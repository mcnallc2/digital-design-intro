==> flow/design.v <==
module stop_watch_if_2
   (
    input wire clk,
    input wire go, clr, direc,
    output wire [3:0] d3, d2, d1, d0  
   );
   localparam  DVSR = 10000000;
   reg [23:0] ms_reg;
   wire [23:0] ms_next;
   reg [3:0] d3_reg, d2_reg, d1_reg, d0_reg; 
   reg [3:0] d3_next, d2_next, d1_next, d0_next; 
   wire ms_tick;
   always @(posedge clk)
   begin
      ms_reg <= ms_next;
      d3_reg <= d3_next;  
      d2_reg <= d2_next;
      d1_reg <= d1_next;
      d0_reg <= d0_next;
   end
   assign ms_next = (clr || (ms_reg==DVSR && go)) ? 4'b0 :
                    (go) ? ms_reg + 1 :
                           ms_reg;
   assign ms_tick = (ms_reg==DVSR) ? 1'b1 : 1'b0;
   always @*
   begin
      d0_next = d0_reg;
      d1_next = d1_reg;
      d2_next = d2_reg;
      d3_next = d3_reg; 
      if (clr)
         begin
            d0_next = 4'b0;
            d1_next = 4'b0;
            d2_next = 4'b0;
            d3_next = 4'b0; 
         end
      else if(direc)
        begin
          if (ms_tick)
             if (d0_reg != 9)
                d0_next = d0_reg + 1;
             else               
                begin
                   d0_next = 4'b0;
                   if (d1_reg != 9)
                      d1_next = d1_reg + 1;
                   else        
                      begin
                         d1_next = 4'b0;
                         if (d2_reg != 5) 
                            d2_next = d2_reg + 1;
                         else  
                            begin
                                d2_next = 4'b0;
                                if(d3_reg != 9) 
                                    d3_next = d3_reg + 1;
                                else  
                                    d3_next = 4'b0;
                            end 
                      end
                end
          end
        else
            begin
                if (ms_tick)
                 if (d0_reg != 0)
                    d0_next = d0_reg - 1;
                 else               
                    begin
                       d0_next = 4'b1001;
                       if (d1_reg != 0)
                          d1_next = d1_reg - 1;
                       else        
                          begin
                             d1_next = 4'b1001;
                             if (d2_reg != 0)
                                d2_next = d2_reg - 1;
                             else  
                                begin
                                    d2_next = 4'b0101;
                                    if(d3_reg != 0)
                                        d3_next = d3_reg - 1;
                                    else  
                                        d3_next = 4'b1001;
                                end 
                          end
                    end
            end
   end
   assign d0 = d0_reg;
   assign d1 = d1_reg;
   assign d2 = d2_reg;
   assign d3 = d3_reg; 
endmodule
### From RTL to reports: stop_watch_if_2

What the tools print for stop_watch_if_2, step after step.
Line numbers count from 1 in the design file above.
Cell names lack the library's common part.
The mark - stands for no value.

| design | value |
|---|---|
| design top | stop_watch_if_2 |
| clock input | clk |
| standard-cell library | sky130hd |
| library corner | tt_025C_1v80 |

### After elaboration

Yosys after proc, flatten, opt, wreduce and memory -nomap, before mapping. Memory bits, and registers merged into a memory's read port (data or address), are not among the register bits. Print and check cells are not counted. Equal cells are merged and count once.

| storage and ports | value |
|---|---|
| bits in registers | 40 |
| input port bits | 4 |
| output and inout bits | 16 |

| operators by class | value |
|---|---|
| add/sub/neg operators | 9 |
| eq/ne operators | 11 |
| muxes and demuxes | 33 |
| reductions and logical operators | 9 |

Operators with widths:

| operator | number |
|---|---|
| two-way mux 4 bit | 32 |
| adder 24 x 1 -> 24 bit with constant B | 1 |
| equality test 24 bit with constant B | 1 |
| adder 4 x 1 -> 4 bit with constant B | 4 |
| subtractor 4 x 1 -> 4 bit with constant B | 4 |
| nonzero test 4 bit | 4 |
| != test 2 bit with constant B | 6 |
| != test 4 bit with constant B | 3 |
| AND reduction 7 bit | 1 |
| AND reduction 5 bit | 1 |
| != test 4 x 3 -> 1 bit with constant B | 1 |
| AND reduction 3 bit | 1 |
| logical AND 1 bit | 1 |
| logical OR 1 bit | 1 |
| two-way mux 1 bit | 1 |

### Longest topological paths

Longest topological path by Yosys (ltp), each cell counted once; first at word level (registers and memories cut), then after technology mapping (sequential cells cut; the memories' decode and read muxes count).

| depth | value |
|---|---|
| depth in word-level cells | 7 |
| ABC_AREA | 1 |
| mapped depth | 12 |
| mapped depth without buffers | 12 |

### Netlist

The flow's flattened synthesis, as Yosys stat reports it; memories are mapped. The netlist is that of the ABC_AREA named above (0 if unset); the other value can give another one.
Totals and module areas in this step are rounded.

| mapped netlist | value |
|---|---|
| cells in the netlist | 419 |
| chip area (Yosys) | 2550 µm² |
| sequential area | 801 µm² |
| mapped flip-flops | 40 |
| buffers | 6 |

Cells by type:

| cell type | number | area in all (µm²) |
|---|---|---|
| dfxtp_1 | 40 | 800.768 |
| nand2_1 | 109 | 409.142 |
| nor2_1 | 92 | 345.331 |
| inv_1 | 46 | 172.666 |
| nand3_1 | 23 | 115.11 |
| xor2_1 | 12 | 105.101 |
| o21ai_0 | 17 | 85.082 |
| nor2_2 | 13 | 81.328 |
| a21oi_1 | 14 | 70.067 |
| nor3_1 | 14 | 70.067 |
| nand4_1 | 8 | 50.048 |
| nand3_4 | 2 | 35.034 |
| ha_1 | 2 | 25.024 |
| buf_6 | 2 | 22.522 |
| nand2_2 | 3 | 18.768 |
| xnor2_1 | 2 | 17.517 |
| o21ai_4 | 1 | 16.266 |
| buf_2 | 3 | 15.014 |

Not listed: further types 12, cells in them 16.

### Worst setup path after synthesis

Path of least setup slack by OpenSTA after synthesis, without wires, with an ideal clock, recovery checks aside; 20% of the period is set as input and as output delay. Where synthesis merged equal registers, the netlist keeps one of their names.

| path post-synthesis | value |
|---|---|
| path kind | reg-to-reg |
| start point | register ms_reg[0] |
| end point | register ms_reg[21] |
| period | 2.4 ns |
| setup time | 0.115 ns |
| launch time at the first pin | 0.000 ns |
| arrival time | 1.401 ns |
| data required time | 2.285 ns |
| setup slack | 0.884 ns |
| path delay | 1.516 ns |
| stages | 11 |
| path buffers | 1 |
| period reached after synthesis | 1.516 ns |

"path delay" = arrival - input delay + setup time.
"stages": output pins that drive a net of the path, with the launching flip-flop's if there is one; two outputs of one cell count as two.
"period reached after synthesis" is the clock period less the worst setup slack; recovery checks do not enter. This is arithmetic on one report: input and output delays are still those of the set period (20% each).
Between the ends stands the longest chain of elaborated cells between them, by number of cells; it is not shown to be the way that was timed. Of several equally long chains one is given.
Each line given opens the expression or statement behind the cell; cells for indexed reads and writes are added by Yosys, which also makes memories of some case tables.

| between the ends, post-synthesis | value |
|---|---|
| path through | dfxtp_1 > inv_1 > ha_1 > inv_1 > nor2_1 > nand2_1 > nor2_2 > nand3_4 > o21ai_4 > buf_6 > nor2_2 |
| length of the longest elaborated chain | 3 |
| elaborated cells on any way between the ends | 4 |

Ends and longest elaborated chain, post-synthesis:

| element | RTL line | text |
|---|---|---|
| start: declaration | 8 | `reg [23:0] ms_reg;` |
| start: assignment | 15 | `ms_reg <= ms_next;` |
| equality test 24 bit | 21 | `assign ms_next = (clr \|\| (ms_reg==DVSR && go)) ? 4'b0 :` |
| logical AND 1 bit | 21 |  |
| logical OR 1 bit | 21 |  |
| end: assignment | 15 |  |
| end: declaration | 8 |  |

### Worst path after layout

Path of least setup slack in the final report of run 1 (OpenROAD, finished layout, wires in). Where an end is a register, its clock arrival counts in the times.

| path after layout | value |
|---|---|
| path kind | reg-to-output |
| start point | register d1_reg[2] |
| end point | output d1[2] |
| period | 2.49 ns |
| output delay | 0.50 ns |
| launch time at the first pin | 0.30 ns |
| arrival time | 1.35 ns |
| data required time | 1.99 ns |
| setup slack | 0.64 ns |
| stages | 2 |
| path buffers | 1 |

| between the ends, after layout | value |
|---|---|
| path through | dfxtp_1 > clkdlybuf4s50_1 |
| length of the longest elaborated chain | 0 |
| elaborated cells on any way between the ends | 0 |
| RTL lines with such cells | 0 |

Ends and longest elaborated chain, after layout:

| element | RTL line | text |
|---|---|---|
| start: declaration | 10 | `reg [3:0] d3_reg, d2_reg, d1_reg, d0_reg;` |
| start: assignment | 18 | `d1_reg <= d1_next;` |
| end: declaration | 5 | `output wire [3:0] d3, d2, d1, d0` |

--- measured runs ---
Stored flow runs of stop_watch_if_2 (2 of them; Yosys, OpenROAD, sky130hd). They differ in their settings and are not a sequence. Constraints: input delay and output delay 20% of the set period each, output load 0.01 pF.
"clock period reached" is the run's clock period less its worst setup slack. It is reckoned from that one timing run; input and output delays stay at 20% of the period that was set.
By "critical setup path time" is meant the share of the clock period that the worst setup path is allowed (20% is reserved at inputs, 20% at outputs), minus its slack. Clock arrival times at its registers enter into it.
"power consumption": no workload was simulated; the value follows from the tool's default switching activity.
Values from the reports are rounded here.
Among the settings, n/a means not set for that run.

| item | run 1 | run 2 |
|---|---|---|
| period_ns | 2.49 | 3.27 |
| CORE_UTILIZATION | 54 | 15 |
| SETUP_SLACK_MARGIN | -0.07 | n/a |
| PLACE_DENSITY_LB_ADDON | 0.19 | 0.02 |
| HOLD_SLACK_MARGIN | 0.24 | n/a |
| CORE_MARGIN | 10 | 6 |
| TNS_END_PERCENT | 75 | 40 |
| ABC_AREA | 1 | 1 |
| GPL_TIMING_DRIVEN | 0 | n/a |
| CTS_CLUSTER_DIAMETER | 25 | 344 |
| CAP_MARGIN | 15 | 5 |
| SLEW_MARGIN | 25 | 20 |
| CELL_PAD_IN_SITES_GLOBAL_PLACEMENT | n/a | 0 |
| MIN_ROUTING_LAYER | n/a | met2 |
| MAX_ROUTING_LAYER | n/a | met4 |
| synthesized cell area (µm²) | 2550 | 2550 |
| die footprint (µm²) | 7880 | 20300 |
| standard-cell area after routing (µm²) | 2900 | 3160 |
| post-route utilization (%) | 64.8 | 19.1 |
| worst slack on setup checks (ns) | 0.641 | 1.14 |
| setup total negative slack (ns) | 0.000 | 0.000 |
| worst hold slack (ns) | 0.493 | 0.484 |
| power consumption (µW) | 1170 | 1080 |
| clock period reached (ns) | 1.849 | 2.129 |
| critical setup path time (ns) | 1.35 | 1.47 |
| worst setup path kind | reg-to-output | input-to-reg |
--- end ---
