==> flow/design.v <==
module counter
    (
    input clk,
    input wire reset,
    input wire seq_count,
    input wire max_tick,
    output reg [3:0] count0_reg, count1_reg, count2_reg, count3_reg,
    output reg pause_clk
    );
    reg [3:0] count0_next, count1_next, count2_next, count3_next;
    reg pause_clk_next;
    always @(posedge clk)
    begin
        if(reset)
        begin
            count0_reg <= 4'b0;
            count1_reg <= 4'b0;
            count2_reg <= 4'b0;
            count3_reg <= 4'b0;
            pause_clk  <= 1'b0;
        end 
        else
        begin   
            count0_reg <= count0_next;
            count1_reg <= count1_next;
            count2_reg <= count2_next;
            count3_reg <= count3_next;
            pause_clk <= pause_clk_next;
        end
    end 
    always @*
    begin
        count0_next = count0_reg;
        count1_next = count1_reg;
        count2_next = count2_reg;
        count3_next = count3_reg;
        pause_clk_next = pause_clk;
        if(max_tick)
            pause_clk_next = 1'b1;
        else if(seq_count && !pause_clk)
        begin
            if (count0_reg != 15)
                count0_next = count0_reg + 1;
            else
            begin
                count0_next = 4'b0;
                if (count1_reg != 15)
                    count1_next = count1_reg + 1;
                else       
                begin
                    count1_next = 4'b0;
                    if (count2_reg != 15)
                        count2_next = count2_reg + 1;
                    else
                    begin
                        count2_next = 4'b0;
                        if(count3_reg != 15)
                            count3_next = count3_reg + 1;
                        else
                            count3_next = 4'b0;
                    end 
                end
            end
        end
    end
endmodule
* From RTL to reports: counter *
Tool output for the design above, in the order of the flow.
Line numbers count from 1 in the design file above.
Operators: Yosys type, input widths -> output width; for muxes data width and select width s.
The mark - stands for no value.

design
  design top = counter
  clock input = clk
  cell library = sky130hd
  corner = tt_025C_1v80

* Word-level counts *
Counts by Yosys on the flattened word-level netlist (proc, flatten, opt, wreduce; memories kept). Register bits leave out memories and registers merged into their read ports (data or address); mux counts leave out enables and synchronous resets folded into registers. Print and check cells are left out. Cells with the same type and inputs are merged into one.

word-level totals
  bits in read-only memories = 0
  register bits after elaboration = 17
  elaborated cells = 27
  bits in writable memories = 0
  memories kept = 0
  latch bits = 0
  word width x clocked read ports = 0

cells by class
  bitwise logic cells = 4
  add/subtract/negate cells = 4
  eq/ne operators = 4
  order comparisons = 0
  multipliers = 0
  reductions and logical operators = 6
  shift operators = 0
  mux-type cells = 4
  div/mod/pow operators = 0

operator list
  operator             count
  $add 4x1->4 const B  4
  $ne 4x4->1 const B   4
  $mux 4               4
  $reduce_and 5->1     1
  $not 1->1            4
  $reduce_and 4->1     1
  $reduce_and 3->1     1
  $reduce_and 2->1     1
  $logic_and 1x1->1    1
  $logic_not 1->1      1

* Logic depth *
Yosys ltp: most cells in a row. Word level: on the elaborated netlist, between registers, memories and ports. Mapped: between sequential cells and ports; inverters and the memories' decode and read muxes count.

depth
  depth after elaboration = 3
  ABC_AREA = 0
  mapped depth = 6

* Mapped cells and area *
Source: synth_stat.txt of the flow (Yosys; design flattened, memories mapped). It holds for the ABC_AREA given above (unset counts as 0); a run with the other value may have another netlist.
Totals and module areas in this step are rounded.

cells by type
  type                       count  area in all (µm²)
  sky130_fd_sc_hd__dfxtp_1   17     340.326
  sky130_fd_sc_hd__mux2i_1   6      60.058
  sky130_fd_sc_hd__ha_1      4      50.048
  sky130_fd_sc_hd__nor2_1    13     48.797
  sky130_fd_sc_hd__xor2_1    3      26.275
  sky130_fd_sc_hd__buf_6     2      22.522
  sky130_fd_sc_hd__nand4_4   1      21.27
  sky130_fd_sc_hd__a21oi_1   4      20.019
  sky130_fd_sc_hd__and3_1    3      18.768
  sky130_fd_sc_hd__xnor2_1   2      17.517
  sky130_fd_sc_hd__a41oi_2   1      16.266
  sky130_fd_sc_hd__and4bb_4  1      16.266
  sky130_fd_sc_hd__a311oi_2  1      15.014
  sky130_fd_sc_hd__nand4_1   2      12.512
  sky130_fd_sc_hd__nand2_1   3      11.261
  sky130_fd_sc_hd__a311o_1   1      10.01
  sky130_fd_sc_hd__nand3_1   2      10.01
  sky130_fd_sc_hd__nor3_1    2      10.01

Other cell types: 14; their cells: 15.

mapped netlist
  area of sequential cells = 340 µm²
  flip-flops = 17
  cells in the netlist = 83
  chip area (Yosys) = 825 µm²

* Worst setup path after synthesis *
OpenSTA on the mapped netlist: ideal clock, no wires. The path of least setup slack (recovery checks aside). Input and output delay are each 20% of the period. Register names are those of the netlist, which keeps one name where synthesis merged equal registers.

timing post-synthesis
  path type = flip-flop to flip-flop
  from = reg count0_reg[0]
  to = reg count2_reg[3]
  required time = 1.542 ns
  setup slack = 0.069 ns
  period = 1.63 ns
  driving pins on the path = 7
  data arrival time = 1.473 ns
  setup time = 0.088 ns
  path delay = 1.561 ns
  time at the first pin = 0.000 ns
  path buffers = 1
  synthesis period reached = 1.561 ns

"path delay" = arrival - input delay + setup time.
"driving pins on the path" counts driving pins, that of a launching flip-flop among them; a cell with two outputs on the path counts twice.
"synthesis period reached" = period - worst setup slack (recovery checks aside). The figure is calculated, with input and output delays left at 20% of the set period.
The rows between start and end are the longest chain of elaborated cells between them; the timing report does not say that the signal goes this way. Where chains are equally long, one stands for them.
Each line given opens the expression or statement behind the cell; cells for indexed reads and writes are added by Yosys, which also makes memories of some case tables.

between the ends, post-synthesis
  cells stage by stage = sky130_fd_sc_hd__dfxtp_1 sky130_fd_sc_hd__ha_1 sky130_fd_sc_hd__and4bb_4 sky130_fd_sc_hd__and3_1 sky130_fd_sc_hd__buf_6 sky130_fd_sc_hd__a41oi_2 sky130_fd_sc_hd__a311oi_2
  cells in the longest elaborated chain = 3
  elaborated cells between the ends (all ways) = 3
  RTL lines with such cells = 1
  those cells by class = eq/ne (1); logic (1); reduce/logical (1)

ends and longest elaborated chain, post-synthesis
  what              line  source
  start, declared   7     output reg [3:0] count0_reg, count1_reg, count2_reg, count3_reg,
  start, assigned   16    count0_reg <= 4'b0;
  start, assigned   24    count0_reg <= count0_next;
  $ne 4x4->1        42    if (count0_reg != 15)
  $not 1->1         -
  $reduce_and 4->1  -
  end, assigned     18    count2_reg <= 4'b0;
  end, assigned     26    count2_reg <= count2_next;
  end, declared     7

Subject: flow runs of counter

Hi,

Module counter, platform sky130hd: 2 stored runs of the flow (Yosys, OpenROAD) with differing settings, in no particular order. Input and output delays are each 20% of the period that was set; the output load is 0.01 pF.
A setting shown as n/a is not set for that run.

item                                run A  run B
period_ns                           2.5    1.09
CORE_UTILIZATION                    60     55
SETUP_SLACK_MARGIN                  0.18   -0.09
PLACE_DENSITY_LB_ADDON              0.15   0.23
CORE_ASPECT_RATIO                   1.55   n/a
CELL_PAD_IN_SITES_DETAIL_PLACEMENT  1      n/a
TNS_END_PERCENT                     95     n/a
GPL_ROUTABILITY_DRIVEN              0      1
CTS_CLUSTER_SIZE                    78     78
CAP_MARGIN                          20     20
CORE_MARGIN                         2      4
SLEW_MARGIN                         20     20
CELL_PAD_IN_SITES_GLOBAL_PLACEMENT  n/a    2
ABC_AREA                            n/a    1
CTS_CLUSTER_DIAMETER                n/a    264
MAX_ROUTING_LAYER                   n/a    met4

Run A: unfinished; error DPL-0033 in placement
Run B: unfinished; error FLW-0024 in placement

Regards
